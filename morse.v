==> flow/design.v <==
module morse(SW, CLOCK_50, LEDR, LEDG);
	input [0:8] SW;  
	input CLOCK_50;  
	output reg [0:17] LEDR;	 
	output reg [0:7] LEDG;	 
	parameter meioSeg = 5000000;
	parameter umSeg = 25000000;
	parameter umSegEMeio = 50000000;
	parameter [0:17] ligarLeds = 18'b111111111111111111;
	parameter [0:17] desligarLeds = 18'b000000000000000000;
	parameter [0:17] fimExecucao = 18'b110011001101101100;
	parameter [0:17] standby1 = 18'b101010101010101010;
	parameter [0:17] standby2 = 18'b010101010101010101;
	parameter [0:7] sucesso = 8'b11111111;
	parameter [0:7] standbyg1 = 8'b10101010;
	parameter [0:7] standbyg2 = 8'b01010101;
	parameter indexInicial = 3'b000;
	reg [0:25] contadorSegundos;  
	reg [0:4] morse;  
	reg [0:2] tamanho;  
	reg standby = 0;  
	reg sinal = 0;  
	integer indexAtual = indexInicial;
	integer delay = meioSeg;
	always @(SW[8])
	begin
		if (SW[8] == 1'b1) begin
			morse <= SW[0:4];
			tamanho <= SW[5:7];
		end else begin
			morse <= 5'b00000;
			tamanho <= 3'b000;
		end
	end
	always @(posedge CLOCK_50)
	begin
		if (SW[8] == 1'b1) begin  
			if (indexAtual <= tamanho) begin
				if (contadorSegundos < delay) begin
					contadorSegundos <= contadorSegundos + 1;		
				end else begin
					if (sinal == 1) begin
						if (morse[indexAtual] == 0) begin
							delay <= meioSeg;
							LEDG[0:7] = 8'b10000000;
						end else if (morse[indexAtual] == 1) begin
							delay <= umSegEMeio;
							LEDG[0:7] = 8'b11000000;
						end
						indexAtual = indexAtual + 1;
						LEDR <= ligarLeds;
						contadorSegundos <= 0;
						sinal <= ~sinal;
					end else begin
						delay = 50000000;
						LEDR <= desligarLeds;
						contadorSegundos <= 0;
						sinal <= ~sinal;				
					end			
				end
			end else begin 
				LEDR <= desligarLeds;
				LEDG <= sucesso;
			end
		end else begin  
			indexAtual <= 3'b000;
			if (contadorSegundos < meioSeg) begin
				contadorSegundos <= contadorSegundos + 1;		
			end else begin
				if (standby == 1) begin
					LEDR <= standby1;
					LEDG <=standbyg1;
					contadorSegundos <= 0;
					standby <= ~standby;
				end else begin
					LEDR <= standby2;
					LEDG <=standbyg2;
					contadorSegundos <= 0;
					standby <= ~standby;				
				end			
			end
		end
	end
endmodule
== From RTL to reports: morse ==
The steps from the RTL of morse to its reports follow in flow order.
Line numbers count from 1 in the design file above.
Operators: Yosys type, input widths -> output width; for muxes data width and select width s.
Library cell names are shortened.
The mark n/a stands for no value.

* Top: morse
* Clock port: CLOCK_50
* Library: sky130hd
* Library corner: tt_025C_1v80

== Elaborated design ==
Source: Yosys, flattened and elaborated, memories not mapped. Widths are those after wreduce. Registers that Yosys merges into a memory's read port (data or address) are not register bits. Print and check cells do not count. Equal cells are merged and count once.

* Output and inout port bits: 26
* Elaborated cells: 48
* Register bits after elaboration: 118

* Equality and inequality tests: 4
* Shifts and indexed selects: 1
* Bitwise logic cells: 5
* Reductions and logical operators: 5
* Magnitude comparators: 3
* Multiplexer cells: 20
* Add/sub/neg operators: 3

{| class="wikitable"
|+ Operators by type and width
! cell !! count
|-
| $mux 26 || 5
|-
| $mux 18 || 6
|-
| $mux 8 || 6
|-
| $lt 26x32->1 || 1
|-
| $add 32x2->32 const B || 1
|-
| $le 32x3->1 || 1
|-
| $sub 4x32->32 const A || 1
|-
| $shiftx 5x32->1 || 1
|-
| $add 26x1->26 const B || 1
|-
| $lt 26x23->1 const B || 1
|-
| $reduce_and 3->1 || 3
|-
| $mux 7 || 1
|-
| $ne 3x3->1 const B || 2
|-
| $not 1->1 || 5
|-
| $mux 5 || 1
|-
| $reduce_and 2->1 || 2
|-
| $mux 3 || 1
|-
| $ne 2x1->1 const B || 1
|-
| $ne 2x2->1 const B || 1
|}

== Logic depth ==
Longest topological path by Yosys (ltp), each cell counted once; first at word level (registers and memories cut), then after technology mapping (sequential cells cut; the memories' decode and read muxes count).

* Word-level depth: 7
* ABC_AREA: 0
* Depth in mapped cells: 10
* Mapped depth without buffers: 8

== After synthesis ==
The flow's flattened synthesis, as Yosys stat reports it; memories are mapped. The netlist is that of the ABC_AREA named above (0 if unset); the other value can give another one.

{| class="wikitable"
|+ Cell types
! cell !! count
|-
| edfxtp_1 || 36
|-
| dfxtp_1 || 32
|-
| ha_1 || 19
|-
| and2_1 || 29
|-
| buf_4 || 20
|-
| xor2_1 || 17
|-
| nor2_1 || 39
|-
| nand2_1 || 29
|-
| nand3_1 || 14
|-
| xnor2_1 || 8
|-
| mux2i_1 || 5
|-
| a21oi_1 || 9
|-
| nand4_1 || 7
|-
| inv_1 || 11
|-
| nor3_2 || 4
|-
| nor4_1 || 6
|-
| o21ai_0 || 6
|-
| and3_1 || 4
|}

Other cell types: 28; their cells: 48.

* Mapped cells: 343
* Sequential part of the area: 1721.7 µm²
* Chip area (Yosys): 3508.4 µm²
* Flip-flops: 68
* Buffer cells: 27

== Worst setup path after synthesis ==
Path of least setup slack by OpenSTA after synthesis, without wires, with an ideal clock, recovery checks aside; 20% of the period is set as input and as output delay. Where synthesis merged equal registers, the netlist keeps one of their names.

* Path type: in2reg
* Start: input SW[8]
* End: register LEDG[0]
* Stages on the path: 10
* Arrival time: 3054 ps
* Data required time: 3837 ps
* External input delay: 832 ps
* Launch time at the first pin: 832 ps
* Period: 4160 ps
* Path delay: 2545 ps
* Path slack: 783 ps
* Library setup time: 323 ps
* Period reached after synthesis: 3377 ps

"path delay" is the arrival time less input delay plus setup time.
"stages on the path": output pins that drive a net of the path, with the launching flip-flop's if there is one; two outputs of one cell count as two.
"period reached after synthesis" = period - worst setup slack (recovery checks aside). The figure is calculated, with input and output delays left at 20% of the set period.
The rows between start and end are the longest chain of elaborated cells between them; the timing report does not say that the signal goes this way. Where chains are equally long, one stands for them.
Each line given opens the expression or statement behind the cell; cells for indexed reads and writes are added by Yosys, which also makes memories of some case tables.
At most two assigning lines are given for a register; there are more.
The path ends at the enable pin of a flip-flop; only ways to that pin are counted.

* Cells stage by stage: clkbuf_1 > nand2_1 > ha_1 > nor2b_1 > o21ai_0 > a32oi_1 > or3_1 > buf_2 > nand2_1 > o211ai_1
* Cells in the longest elaborated chain: 4

{| class="wikitable"
|+ RTL lines, path post-synthesis
! what !! RTL line !! source
|-
| start: declaration || 2 || <nowiki>input [0:8] SW;</nowiki>
|-
| $mux 3 || 27 || <nowiki>if (SW[8] == 1'b1) begin</nowiki>
|-
| $le 32x3->1 || 38 || <nowiki>if (indexAtual <= tamanho) begin</nowiki>
|-
| $ne 3x3->1 || n/a ||
|-
| $reduce_and 3->1 || n/a ||
|-
| end: assignment || 63 || <nowiki>LEDG <= sucesso;</nowiki>
|-
| end: assignment || 72 || <nowiki>LEDG <=standbyg1;</nowiki>
|-
| end: declaration || 5 || <nowiki>output reg [0:7] LEDG;</nowiki>
|}

== Timing after layout ==
Path of least setup slack in the final report of entry A (OpenROAD, finished layout, wires in). Where an end is a register, its clock arrival counts in the times.
The path's times are printed in steps of 10 ps; the period is the one set.

* Path type: in2reg
* Start: input SW[8]
* End: register LEDG[3]
* Library setup time: 300 ps
* Launch time at the first pin: 1040 ps
* Data required time: 5230 ps
* External input delay: 1040 ps
* Period: 5200 ps
* Stages on the path: 11
* Arrival time: 3920 ps
* Path slack: 1300 ps

The rows between start and end are the longest chain of elaborated cells between them; the timing report does not say that the signal goes this way. Where chains are equally long, one stands for them.
At most two assigning lines are given for a register; there are more.
The path ends at the enable pin of a flip-flop; only ways to that pin are counted.

* Cells stage by stage: clkdlybuf4s50_1 > clkbuf_1 > nand2_1 > ha_1 > nor2b_1 > o21ai_0 > a32oi_1 > or3_1 > buf_2 > nand2_1 > o211ai_1
* Cells in the longest elaborated chain: 4

{| class="wikitable"
|+ RTL lines, path post-layout
! what !! RTL line !! source
|-
| start: declaration || 2 || <nowiki>input [0:8] SW;</nowiki>
|-
| $mux 3 || 27 || <nowiki>if (SW[8] == 1'b1) begin</nowiki>
|-
| $le 32x3->1 || 38 || <nowiki>if (indexAtual <= tamanho) begin</nowiki>
|-
| $ne 3x3->1 || n/a ||
|-
| $reduce_and 3->1 || n/a ||
|-
| end: assignment || 63 || <nowiki>LEDG <= sucesso;</nowiki>
|-
| end: assignment || 72 || <nowiki>LEDG <=standbyg1;</nowiki>
|-
| end: declaration || 5 || <nowiki>output reg [0:7] LEDG;</nowiki>
|}

Ticket comment

Record of 2 stored runs of the RTL-to-layout flow on morse, platform sky130hd. The runs are unordered. Constraints: input delay and output delay 20% of the set period each, output load 0.01 pF.

=== Entry A ===
{| class="wikitable"
! Setting !! Value
|-
| period_ns || 5.2
|-
| CORE_UTILIZATION || 36
|-
| SETUP_SLACK_MARGIN || 0.49
|-
| PLACE_DENSITY_LB_ADDON || 0.24
|-
| CORE_ASPECT_RATIO || 1.51
|-
| GPL_TIMING_DRIVEN || 0
|-
| GPL_ROUTABILITY_DRIVEN || 0
|-
| CTS_CLUSTER_SIZE || 46
|-
| CTS_CLUSTER_DIAMETER || 231
|-
| CAP_MARGIN || 10
|-
| SLEW_MARGIN || 5
|-
| MAX_ROUTING_LAYER || met5
|-
| CORE_MARGIN || 2
|-
! Result !! Value
|-
| Area inside the die boundary || 10567.6 µm²
|-
| Setup slack of the worst path || 1302 ps
|-
| Final setup TNS || 0 ps
|-
| Worst hold slack || 458 ps
|-
| Post-synthesis cell area || 3508.4 µm²
|-
| Standard-cell area of the final layout || 4329.1 µm²
|}

=== Entry B ===
{| class="wikitable"
! Setting !! Value
|-
| period_ns || 3.28
|-
| CORE_UTILIZATION || 20
|-
| CAP_MARGIN || 20
|-
| CORE_MARGIN || 2
|-
| SLEW_MARGIN || 20
|-
! Result !! Value
|-
| Area inside the die boundary || 18617.2 µm²
|-
| Setup slack of the worst path || 469 ps
|-
| Final setup TNS || 0 ps
|-
| Worst hold slack || 458 ps
|-
| Post-synthesis cell area || 3508.4 µm²
|-
| Standard-cell area of the final layout || 4299.1 µm²
|}
